==> flow/design.v <==
module one_wire_rx (
    input        clk,
    input        rst_n,
    input        enable,
    inout        one_wire_data,
    output reg   presence_detect,
    output reg   rx_valid,
    output reg [7:0] rx_byte
);
    localparam integer T_PDL  = 60;
    localparam integer T_RDS  = 15;
    localparam integer T_REC  = 1;
    localparam integer CLK_MHZ   = 100;
    localparam integer PDL_CYC   = T_PDL * CLK_MHZ;
    localparam integer RDSAMP_CYC= T_RDS * CLK_MHZ;
    localparam integer REC_CYC   = T_REC * CLK_MHZ;
    localparam R_IDLE       = 3'd0;
    localparam R_WAIT_RST   = 3'd1;
    localparam R_PRES_PULSE = 3'd2;
    localparam R_SAMPLE     = 3'd3;
    localparam R_CAPTURE    = 3'd4;
    localparam R_DONE       = 3'd5;
    reg [2:0]  rstate, rnstate;
    reg [31:0] cnt;
    reg [2:0]  bit_cnt;
    reg        drive_low;
    reg        data_in;
    assign one_wire_data = drive_low ? 1'b0 : 1'bz;
    always @(posedge clk or negedge rst_n) begin
        if (!rst_n) begin
            rstate        <= R_IDLE;
            cnt           <= 32'd0;
            bit_cnt       <= 3'd0;
            rx_valid      <= 1'b0;
            presence_detect <= 1'b0;
        end else begin
            if (rstate == rnstate)
                cnt <= cnt + 1;
            else
                cnt <= 32'd0;
            rstate <= rnstate;
        end
    end
    always @(*) begin
        rnstate        = rstate;
        drive_low      = 1'b0;
        presence_detect= 1'b0;
        rx_valid       = 1'b0;
        data_in        = 1'b1;
        case (rstate)
            R_IDLE:    if (enable) rnstate = R_WAIT_RST;
            R_WAIT_RST:if (!one_wire_data) rnstate = R_PRES_PULSE;
            R_PRES_PULSE: begin
                drive_low       = 1'b1;
                presence_detect = 1'b1;
                if (cnt >= PDL_CYC) rnstate = R_SAMPLE;
            end
            R_SAMPLE:  begin
                if (!one_wire_data) begin
                    data_in = 1'b0;
                    rnstate = R_CAPTURE;
                end else if (cnt >= RDSAMP_CYC) begin
                    data_in = 1'b1;
                    rnstate = R_CAPTURE;
                end
            end
            R_CAPTURE: begin
                rx_byte[bit_cnt] = data_in;
                if (bit_cnt == 3'd7)
                    rnstate = R_DONE;
                else begin
                    rnstate = R_SAMPLE;
                    bit_cnt = bit_cnt + 1;
                end
            end
            R_DONE:    begin
                rx_valid = 1'b1;
                rnstate  = R_IDLE;
            end
        endcase
    end
endmodule
`timescale 1ns/1ps
module one_wire_top (
    input        clk,
    input        rst_n,
    input        start,        
    input  [7:0] tx_byte,      
    input        enable,       
    output       busy,
    output       done,
    output       presence_detect,
    output       rx_valid,
    output [7:0] rx_byte,
    inout        one_wire_data
);
    wire tx_busy;
    wire tx_done;
    wire rx_presence;
    one_wire_tx tx_inst (
        .clk(clk),
        .rst_n(rst_n),
        .start(start),
        .tx_byte(tx_byte),
        .busy(tx_busy),
        .done(tx_done),
        .one_wire_data(one_wire_data)
    );
    one_wire_rx rx_inst (
        .clk(clk),
        .rst_n(rst_n),
        .enable(enable),
        .one_wire_data(one_wire_data),
        .presence_detect(rx_presence),
        .rx_valid(rx_valid),
        .rx_byte(rx_byte)
    );
    assign busy = tx_busy;
    assign done = tx_done;
    assign presence_detect = rx_presence;
endmodule
module one_wire_tx (
    input        clk,
    input        rst_n,
    input        start,
    input  [7:0] tx_byte,
    output       busy,
    output       done,
    inout        one_wire_data
);
    localparam integer T_RSTL = 480;
    localparam integer T_RSTH = 480;
    localparam integer T_PDH  = 15;
    localparam integer T_PDL  = 60;
    localparam integer T_SLOT = 60;
    localparam integer T_REC  = 1;
    localparam integer T_W1L  = 6;
    localparam integer T_W0L  = 60;
    localparam integer CLK_MHZ  = 100;
    localparam integer RSTL_CYC = T_RSTL * CLK_MHZ;
    localparam integer RSTH_CYC = T_RSTH * CLK_MHZ;
    localparam integer PDH_CYC  = T_PDH  * CLK_MHZ;
    localparam integer PDL_CYC  = T_PDL  * CLK_MHZ;
    localparam integer SLOT_CYC = T_SLOT * CLK_MHZ;
    localparam integer W1L_CYC  = T_W1L  * CLK_MHZ;
    localparam integer W0L_CYC  = T_W0L  * CLK_MHZ;
    localparam integer REC_CYC  = T_REC  * CLK_MHZ;
    localparam S_IDLE       = 4'd0;
    localparam S_RST_LOW    = 4'd1;
    localparam S_RST_REL    = 4'd2;
    localparam S_PDH_WAIT   = 4'd3;
    localparam S_PDL_SAMPLE = 4'd4;
    localparam S_REC_WAIT   = 4'd5;
    localparam S_BIT_INIT   = 4'd6;
    localparam S_BIT_LOW    = 4'd7;
    localparam S_BIT_WAIT   = 4'd8;
    localparam S_BIT_REC    = 4'd9;
    localparam S_FINISH     = 4'd10;
    reg [3:0]  state, next_state;
    reg [31:0] cnt;
    reg [2:0]  bit_idx;
    reg        cur_bit;
    reg        drive_low;
    reg        presence;
    assign one_wire_data = drive_low ? 1'b0 : 1'bz;
    assign busy = (state != S_IDLE && state != S_FINISH);
    assign done = (state == S_FINISH);
    always @(posedge clk or negedge rst_n) begin
        if (!rst_n) begin
            state     <= S_IDLE;
            cnt       <= 32'd0;
            bit_idx   <= 3'd0;
            drive_low <= 1'b0;
            presence  <= 1'b0;
        end else begin
            if (state == next_state)
                cnt <= cnt + 1;
            else
                cnt <= 32'd0;
            state <= next_state;
        end
    end
    always @(*) begin
        next_state = state;
        drive_low  = 1'b0;
        case (state)
            S_IDLE:    if (start)    next_state = S_RST_LOW;
            S_RST_LOW: begin
                drive_low = 1'b1;
                if (cnt >= RSTL_CYC) next_state = S_RST_REL;
            end
            S_RST_REL: if (cnt >= RSTL_CYC + RSTH_CYC) next_state = S_PDH_WAIT;
            S_PDH_WAIT:if (cnt >= RSTL_CYC + RSTH_CYC + PDH_CYC) next_state = S_PDL_SAMPLE;
            S_PDL_SAMPLE: begin
                presence   = (one_wire_data == 1'b0);
                next_state = S_REC_WAIT;
            end
            S_REC_WAIT:if (cnt >= RSTL_CYC + RSTH_CYC + PDH_CYC + PDL_CYC + REC_CYC) next_state = S_BIT_INIT;
            S_BIT_INIT:begin
                bit_idx    = 3'd0;
                next_state = S_BIT_LOW;
            end
            S_BIT_LOW: begin
                cur_bit    = tx_byte[bit_idx];
                drive_low  = 1'b1;
                if ((cur_bit && cnt >= W1L_CYC) || (!cur_bit && cnt >= W0L_CYC))
                    next_state = S_BIT_WAIT;
            end
            S_BIT_WAIT: if (cnt >= SLOT_CYC)        next_state = S_BIT_REC;
            S_BIT_REC:  if (cnt >= SLOT_CYC + REC_CYC) begin
                             if (bit_idx == 3'd7)
                                 next_state = S_FINISH;
                             else begin
                                 bit_idx    = bit_idx + 1;
                                 next_state = S_BIT_LOW;
                             end
                         end
            S_FINISH:   next_state = S_IDLE;
        endcase
    end
endmodule
* Tool chain data of one_wire_top
The steps from the RTL of one_wire_top to its reports follow in flow order.
Line numbers count from 1 in the design file above.
Cell names lack the library's common part.
The mark -- stands for no value.
- Top module :: one_wire_top
- Clock :: clk
- Standard-cell library :: sky130hd
- Corner :: tt_025C_1v80

* After elaboration
Yosys after proc, flatten, opt, wreduce and memory -nomap, before mapping. Enables and synchronous resets that opt folds into registers are not counted as muxes. Memory bits, and registers merged into a memory's read port (data or address), are not among the register bits. Print and check cells are not counted. Equal cells are merged and count once.
- Register bits :: 36
- Input bits :: 12
- Cells after elaboration :: 39
- $add $sub $neg :: 1
- Order comparisons :: 7
- Equal/unequal tests :: 12
- Mux-type cells :: 10
- Reduce/logical cells :: 7
** Operators with widths (count)
- >= comparator 32 x 17 -> 1 bit (second input constant) :: 3
- >= comparator 32 x 13 -> 1 bit (second input constant) :: 2
- parallel mux 4 bit (select 11 bit) :: 1
- adder 32 x 1 -> 32 bit (second input constant) :: 1
- >= comparator 32 x 10 -> 1 bit (second input constant) :: 1
- >= comparator 32 x 16 -> 1 bit (second input constant) :: 1
- 2-to-1 mux 32 bit :: 1
- 2-to-1 mux 4 bit :: 8
- == test 4 x 3 -> 1 bit (second input constant) :: 4
- == test 4 bit (second input constant) :: 3
- == test 4 x 2 -> 1 bit (second input constant) :: 2
- == test 4 x 1 -> 1 bit (second input constant) :: 1
- == test 4 bit :: 1
- inequality test 4 bit (second input constant) :: 1
- zero test 4 bit :: 1
- nonzero test 4 bit :: 1
- logical AND 1 bit :: 3
- logical OR 1 bit :: 1
- zero test 1 bit :: 1

* Longest topological paths
Yosys ltp: most cells in a row. Word level: on the elaborated netlist, between registers, memories and ports. Mapped: between sequential cells and ports; inverters and the memories' decode and read muxes count.
- Depth after elaboration :: 7
- ABC_AREA :: 1
- Gate-level depth with buffers :: 16

* Netlist
Source: synth_stat.txt of the flow (Yosys; design flattened, memories mapped). It holds for the ABC_AREA given above (unset counts as 0); a run with the other value may have another netlist.
** Cell types
- dfrtp_1 :: count 36, area in all 900.864 um2
- nand2_1 :: count 84, area in all 315.302 um2
- nor2_1 :: count 61, area in all 228.97 um2
- nor2_2 :: count 36, area in all 225.216 um2
- xor2_1 :: count 23, area in all 201.443 um2
- inv_1 :: count 52, area in all 195.187 um2
- nand3_1 :: count 21, area in all 105.101 um2
- buf_4 :: count 12, area in all 90.086 um2
- nor3_1 :: count 15, area in all 75.072 um2
- nand4_1 :: count 9, area in all 56.304 um2
- o21ai_0 :: count 9, area in all 45.043 um2
- xnor2_1 :: count 4, area in all 35.034 um2
- buf_6 :: count 3, area in all 33.782 um2
- ha_1 :: count 2, area in all 25.024 um2
- nand2_2 :: count 4, area in all 25.024 um2
- nand3_2 :: count 2, area in all 20.019 um2
- nor3_2 :: count 2, area in all 20.019 um2
- nor4_1 :: count 3, area in all 18.768 um2
Not listed: further types 13, cells in them 17.
- Standard cells after synthesis :: 395
- Mapped area :: 2732.6 um2
- Area of sequential cells :: 900.9 um2
- Flip-flops :: 36

* Worst setup path after synthesis
Source: OpenSTA report_checks on the synthesized netlist (no wires, ideal clock, input and output delay 20% of the period each), path of least setup slack; recovery checks are left aside. Register names are those of the netlist, which keeps one name where synthesis merged equal registers.
- Path kind :: input to register
- Start point :: input port tx_byte[0]
- End point :: register tx_inst.cnt[26]
- Period :: 4.45 ns
- Setup time :: 0.122 ns
- Arrival time :: 1.974 ns
- Setup slack :: 2.354 ns
- Delay of the path :: 1.206 ns
- Stages :: 14
- Synthesis period reached :: 2.096 ns
"delay of the path" is the arrival time less input delay plus setup time.
"stages" counts driving pins, that of a launching flip-flop among them; a cell with two outputs on the path counts twice.
"synthesis period reached" = period - worst setup slack (recovery checks aside). The figure is calculated, with input and output delays left at 20% of the set period.
The rows between start and end are the longest chain of elaborated cells between them; the timing report does not say that the signal goes this way. Where chains are equally long, one stands for them.
A line is the first line of the expression or statement that the cell stems from. Yosys adds cells for indexed reads and writes and turns some case tables into memories.
A register here has more assigning lines than the two given.
- Cell sequence :: inv_1 > nor3_1 > nand3_1 > nor2_1 > nand2_1 > nand2_1 > nand2_2 > nand2_1 > inv_1 > nand2_1 > nand3_2 > nand3_4 > buf_6 > nor2_2
- Length of the longest elaborated chain :: 7
- Elaborated cells between the ends (all ways) :: 8
** RTL lines, path after synthesis
- start, declared :: line 88 : input  [7:0] tx_byte,
- zero test 1 bit :: line 206 : if ((cur_bit && cnt >= W1L_CYC) || (!cur_bit && cnt >= W0L_CYC))
- logical AND 1 bit :: line 206
- logical OR 1 bit :: line 206
- 2-to-1 mux 4 bit :: line 206
- parallel mux 4 bit (select 11 bit) :: line 186 : case (state)
- == test 4 bit :: line 176 : if (state == next_state)
- 2-to-1 mux 32 bit :: line 176
- end, assigned :: line 177 : cnt <= cnt + 1;
- end, assigned :: line 179 : cnt <= 32'd0;
- end, declared :: line 160 : reg [31:0] cnt;

* Timing after layout
From the final timing report of entry B: the path of least setup slack in the routed layout; clock arrival at registers is part of the times.
- Path kind :: input to register
- Start point :: input port tx_byte[0]
- End point :: register tx_inst.cnt[31]
- Period :: 3.75 ns
- Setup time :: 0.08 ns
- Arrival time :: 2.76 ns
- Setup slack :: 1.20 ns
- Stages :: 13
The rows between start and end are the longest chain of elaborated cells between them; the timing report does not say that the signal goes this way. Where chains are equally long, one stands for them.
A register here has more assigning lines than the two given.
- Cell sequence :: clkdlybuf4s50_1 > inv_1 > nor3_1 > nand3_1 > nor2_1 > nand2_1 > nand2_1 > nand2_2 > nand2_1 > inv_1 > nand3_1 > nand3_4 > nor2_1
- Length of the longest elaborated chain :: 7
- Elaborated cells between the ends (all ways) :: 8
** RTL lines, path post-layout
- start, declared :: line 88 : input  [7:0] tx_byte,
- zero test 1 bit :: line 206 : if ((cur_bit && cnt >= W1L_CYC) || (!cur_bit && cnt >= W0L_CYC))
- logical AND 1 bit :: line 206
- logical OR 1 bit :: line 206
- 2-to-1 mux 4 bit :: line 206
- parallel mux 4 bit (select 11 bit) :: line 186 : case (state)
- == test 4 bit :: line 176 : if (state == next_state)
- 2-to-1 mux 32 bit :: line 176
- end, assigned :: line 177 : cnt <= cnt + 1;
- end, assigned :: line 179 : cnt <= 32'd0;
- end, declared :: line 160 : reg [31:0] cnt;

Module one_wire_top, platform sky130hd: 2 stored runs of the flow (Yosys, OpenROAD) with differing settings, in no particular order. Input and output delays are each 20% of the period that was set; the output load is 0.01 pF.
"achieved period" means the clock period less the worst setup slack. The figure is calculated, with input and output delays left at 20% of the set period.
"critical path time" = time allowed to the worst setup path (clock period - input delay - output delay, where it has them) - its slack; a late launch clock adds to it, a late capture clock takes from it.
"total power of the final layout" is the tool's figure for a default switching activity; nothing was simulated.

* Entry A
** Files
==> flow/run.sh <==
#!/bin/bash
# the make line also repeats the synthesis and layout settings of config.mk as NAME=value (left out here)
make -C /OpenROAD-flow-scripts/flow DESIGN_CONFIG=/design/flow/config.mk WORK_HOME=/design/flow/orfs CLKGATE_MAP_FILE= finish
==> flow/config.mk <==
export PLATFORM = sky130hd
export DESIGN_NAME = one_wire_top
export DESIGN_NICKNAME = one_wire_top
export VERILOG_FILES = /design/flow/design.v
export SDC_FILE = /design/flow/constraint.sdc
export NUM_CORES = 4
export LEC_CHECK = 0
export CAP_MARGIN = 25
export CELL_PAD_IN_SITES_GLOBAL_PLACEMENT = 2
export CORE_MARGIN = 2
export CORE_UTILIZATION = 54
export CTS_CLUSTER_SIZE = 55
export GPL_ROUTABILITY_DRIVEN = 0
export PLACE_DENSITY_LB_ADDON = 0.23
export SLEW_MARGIN = 20
export TNS_END_PERCENT = 55
==> flow/constraint.sdc <==
create_clock -name core_clock -period 1.83 [get_ports {clk}]
set_input_delay 0.3660 -clock core_clock [delete_from_list [all_inputs] [get_ports {clk}]]
set_output_delay 0.3660 -clock core_clock [all_outputs]
set_load 0.01 [all_outputs]
** Results
Unfinished; error FLW-0024 in placement.

* Entry B
** Files
==> flow/run.sh <==
#!/bin/bash
# the make line also repeats the synthesis and layout settings of config.mk as NAME=value (left out here)
make -C /OpenROAD-flow-scripts/flow DESIGN_CONFIG=/design/flow/config.mk WORK_HOME=/design/flow/orfs CLKGATE_MAP_FILE= finish
==> flow/config.mk <==
export PLATFORM = sky130hd
export DESIGN_NAME = one_wire_top
export DESIGN_NICKNAME = one_wire_top
export VERILOG_FILES = /design/flow/design.v
export SDC_FILE = /design/flow/constraint.sdc
export NUM_CORES = 4
export LEC_CHECK = 0
export ABC_AREA = 1
export CAP_MARGIN = 20
export CORE_MARGIN = 2
export CORE_UTILIZATION = 70
export GPL_ROUTABILITY_DRIVEN = 1
export MAX_ROUTING_LAYER = met5
export PLACE_DENSITY_LB_ADDON = 0.01
export SETUP_SLACK_MARGIN = 0.95
export SLEW_MARGIN = 20
==> flow/constraint.sdc <==
create_clock -name core_clock -period 3.75 [get_ports {clk}]
set_input_delay 0.7500 -clock core_clock [delete_from_list [all_inputs] [get_ports {clk}]]
set_output_delay 0.7500 -clock core_clock [all_outputs]
set_load 0.01 [all_outputs]
** Results
- Achieved period :: 2.546 ns
- Lowest hold slack :: 0.504 ns
- Critical path time :: 1.80 ns
- Critical path type :: input to register
- Total power of the final layout :: 1.254 mW
- Netlist area reported by Yosys :: 2732.6 um2
- Area of the die :: 4419.6 um2
- Setup slack of the critical path :: 1.204 ns
- Utilization after layout :: 76.4%
- Post-route setup TNS :: 0.000 ns
